==> flow/design.v <==
`timescale 1 ps/ 1 ps
module counter24(
	input clk, reset, load, in,
	input [7 : 0] data,
	output reg [7 : 0] out = 8'b00000000
	);
	always @(posedge clk)
	begin
		if (reset == 1'b1)
			out = 0;
		else if (load == 1'b1)
			out = data;
		else if (in == 1'b1)
		begin
			if (out == 8'h23)
				out = 0;
			else if(out[3 : 0] == 4'h9)
				begin
					out[3 : 0] = 0;
					if (out[7 : 4] == 4'h2)
						out[7 : 4] = 0;
					else
						out[7 : 4] = out[7 : 4] + 1;
				end
			else
				out[3 : 0] = out[3 : 0] + 1;
		end
	end
endmodule 
### From RTL to reports: counter24

The steps from the RTL of counter24 to its reports follow in flow order.
Line numbers count from 1 in the design file above.
Cell names lack the library's common part.
A cell with -- has no value.

| inputs | value |
|---|---|
| top | counter24 |
| clock | clk |
| cell library | sky130hd |
| timing corner | tt_025C_1v80 |

### Elaborated design

Counts by Yosys on the flattened word-level netlist (proc, flatten, opt, wreduce; memories kept). Register bits leave out memories and registers merged into their read ports (data or address). Print and check cells are left out. Cells with the same type and inputs are merged into one.

| storage and ports | value |
|---|---|
| output and inout port bits | 8 |
| bits in registers | 8 |
| input port bits | 12 |
| cells after elaboration | 16 |

| operators by class | value |
|---|---|
| multiplexer cells | 6 |
| $add $sub $neg | 2 |
| reductions and logical operators | 3 |
| equality and inequality tests | 3 |

Operators by type and width:

| operator | count |
|---|---|
| two-way mux 8 bit | 3 |
| two-way mux 4 bit | 3 |
| adder 4 x 1 -> 4 bit with constant B | 2 |
| equality test 8 x 6 -> 1 bit with constant B | 1 |
| equality test 4 x 2 -> 1 bit with constant B | 1 |
| equality test 4 bit with constant B | 1 |
| nonzero test 3 bit | 1 |
| AND reduction 2 bit | 1 |
| nonzero test 2 bit | 1 |

### Longest topological paths

Longest topological path by Yosys (ltp), each cell counted once; first at word level (registers and memories cut), then after technology mapping (sequential cells cut; the memories' decode and read muxes count).

| depth | value |
|---|---|
| depth after elaboration | 6 |
| ABC_AREA | 0 |
| depth in mapped cells | 6 |

### Mapped cells and area

Source: synth_stat.txt of the flow (Yosys; design flattened, memories mapped). It holds for the ABC_AREA given above (unset counts as 0); a run with the other value may have another netlist.

| synthesis totals | value |
|---|---|
| flip-flops | 8 |
| cell count | 62 |
| chip area (Yosys) | 0.000548 mm^2 |

Cell types:

| cell | count | total area (um^2) |
|---|---|---|
| dfxtp_1 | 8 | 160.154 |
| ha_1 | 4 | 50.048 |
| a221oi_1 | 4 | 35.034 |
| nor2_1 | 8 | 30.029 |
| inv_1 | 6 | 22.522 |
| nand2b_1 | 3 | 18.768 |
| xor2_1 | 2 | 17.517 |
| a32oi_2 | 1 | 16.266 |
| a2111oi_2 | 1 | 15.014 |
| a311oi_2 | 1 | 15.014 |
| nor3b_1 | 2 | 15.014 |
| and3b_4 | 1 | 12.512 |
| nor3b_2 | 1 | 12.512 |
| a311o_1 | 1 | 10.01 |
| nor3_1 | 2 | 10.01 |
| a31o_1 | 1 | 8.758 |
| and4_1 | 1 | 8.758 |
| o221ai_1 | 1 | 8.758 |

Not listed: further types 13, cells in them 14.

### Worst setup path after synthesis

Path of least setup slack by OpenSTA after synthesis, without wires, with an ideal clock, recovery checks aside; 20% of the period is set as input and as output delay. Where synthesis merged equal registers, the netlist keeps one of their names.

| path post-synthesis | value |
|---|---|
| path type | register to register |
| start | register out[4] |
| end | register out[6] |
| period | 3.34 ns |
| driving pins on the path | 7 |
| path delay | 1.608 ns |
| arrival | 1.486 ns |
| setup slack | 1.732 ns |
| required time | 3.218 ns |
| synthesis period reached | 1.608 ns |

"path delay" is the arrival time less input delay plus setup time.
"driving pins on the path": output pins that drive a net of the path, with the launching flip-flop's if there is one; two outputs of one cell count as two.
"synthesis period reached" = period - worst setup slack (recovery checks aside). The figure is calculated, with input and output delays left at 20% of the set period.
The rows between start and end are the longest chain of elaborated cells between them; the timing report does not say that the signal goes this way. Where chains are equally long, one stands for them.
A line is the first line of the expression or statement that the cell stems from. Yosys adds cells for indexed reads and writes and turns some case tables into memories.
A register here has more assigning lines than the two given.

| on the way, post-synthesis | value |
|---|---|
| cell sequence | dfxtp_1 > inv_1 > ha_1 > nor3b_2 > a32oi_2 > a2111oi_2 > a311o_1 |
| cells in the longest elaborated chain | 6 |

Ends and longest elaborated chain, post-synthesis:

| what | line | source |
|---|---|---|
| from (decl) | 5 | `output reg [7 : 0] out = 8'b00000000` |
| from (assign) | 12 | `out = data;` |
| from (assign) | 23 | `out[7 : 4] = out[7 : 4] + 1;` |
| adder 4 x 1 -> 4 bit | 23 |  |
| two-way mux 4 bit | 20 | `if (out[7 : 4] == 4'h2)` |
| two-way mux 4 bit | 17 | `else if(out[3 : 0] == 4'h9)` |
| two-way mux 8 bit | 15 | `if (out == 8'h23)` |
| two-way mux 8 bit | 13 | `else if (in == 1'b1)` |
| two-way mux 8 bit | 11 | `else if (load == 1'b1)` |
| to (assign) | 12 |  |
| to (assign) | 23 |  |
| to (decl) | 5 |  |

### Worst path after layout

Path of least setup slack in the final report of stored run 1 (OpenROAD, finished layout, wires in). Where an end is a register, its clock arrival counts in the times.

| path post-layout | value |
|---|---|
| path type | register to register |
| start | register out[4] |
| end | register out[3] |
| setup slack | 0.00 ns |
| driving pins on the path | 8 |
| arrival | 1.67 ns |
| required time | 1.67 ns |
| period | 1.53 ns |

The rows between start and end are the longest chain of elaborated cells between them; the timing report does not say that the signal goes this way. Where chains are equally long, one stands for them.
A register here has more assigning lines than the two given.

| on the way, post-layout | value |
|---|---|
| cell sequence | dfxtp_4 > inv_2 > ha_4 > nor3b_4 > a311oi_2 > buf_4 > a221oi_2 > nor2_1 |
| cells in the longest elaborated chain | 4 |

Ends and longest elaborated chain, post-layout:

| what | line | source |
|---|---|---|
| from (decl) | 5 | `output reg [7 : 0] out = 8'b00000000` |
| from (assign) | 12 | `out = data;` |
| from (assign) | 23 | `out[7 : 4] = out[7 : 4] + 1;` |
| equality test 8 x 6 -> 1 bit | 15 | `if (out == 8'h23)` |
| two-way mux 8 bit | 15 |  |
| two-way mux 8 bit | 13 | `else if (in == 1'b1)` |
| two-way mux 8 bit | 11 | `else if (load == 1'b1)` |
| to (assign) | 12 |  |
| to (assign) | 26 | `out[3 : 0] = out[3 : 0] + 1;` |
| to (decl) | 5 |  |

Measured data: module counter24, platform sky130hd, 2 stored runs of the flow under differing settings, order arbitrary. Input and output delays are each 20% of the period that was set; the output load is 0.01 pF.
"reached clock period" means the clock period less the worst setup slack. The figure is calculated, with input and output delays left at 20% of the set period.
"critical setup path time": the worst setup path's part of the clock period (all of it between registers, 20% less for each end at a port) less its slack. A launch clock that arrives late makes it longer, a capture clock that arrives late makes it shorter.
"total power of the final layout": no workload was simulated; the value follows from the tool's default switching activity.

#### Stored run 1

| setting | value |
|---|---|
| period_ns | `1.53` |
| CORE_UTILIZATION | `29` |
| SETUP_SLACK_MARGIN | `0.15` |
| TNS_END_PERCENT | `85` |
| CTS_CLUSTER_SIZE | `65` |
| SLEW_MARGIN | `35` |
| MIN_ROUTING_LAYER | `met2` |
| MAX_ROUTING_LAYER | `met4` |
| CAP_MARGIN | `20` |
| CORE_MARGIN | `2` |

| result | value |
|---|---|
| utilization after routing | 59.0 % |
| total power of the final layout | 600.6 uW |
| worst hold slack | 0.566 ns |
| critical setup path time | 1.53 ns |
| worst path kind | register to register |
| setup slack of the critical path | 0.001 ns |
| full die area | 0.0022534 mm^2 |
| reached clock period | 1.529 ns |
| chip area after synthesis (Yosys) | 0.000548 mm^2 |
| summed negative setup slack | 0.000 ns |
| standard-cell area after routing | 0.0010297 mm^2 |

#### Stored run 2

| setting | value |
|---|---|
| period_ns | `1.42` |
| CORE_UTILIZATION | `36` |
| PLACE_DENSITY | `0.74` |
| CORE_MARGIN | `10` |
| CELL_PAD_IN_SITES_GLOBAL_PLACEMENT | `3` |
| TNS_END_PERCENT | `35` |
| ABC_AREA | `0` |
| GPL_TIMING_DRIVEN | `1` |
| CTS_CLUSTER_SIZE | `98` |
| SLEW_MARGIN | `5` |
| MIN_ROUTING_LAYER | `met1` |
| CAP_MARGIN | `20` |

No results, placement failed with GPL-0301.
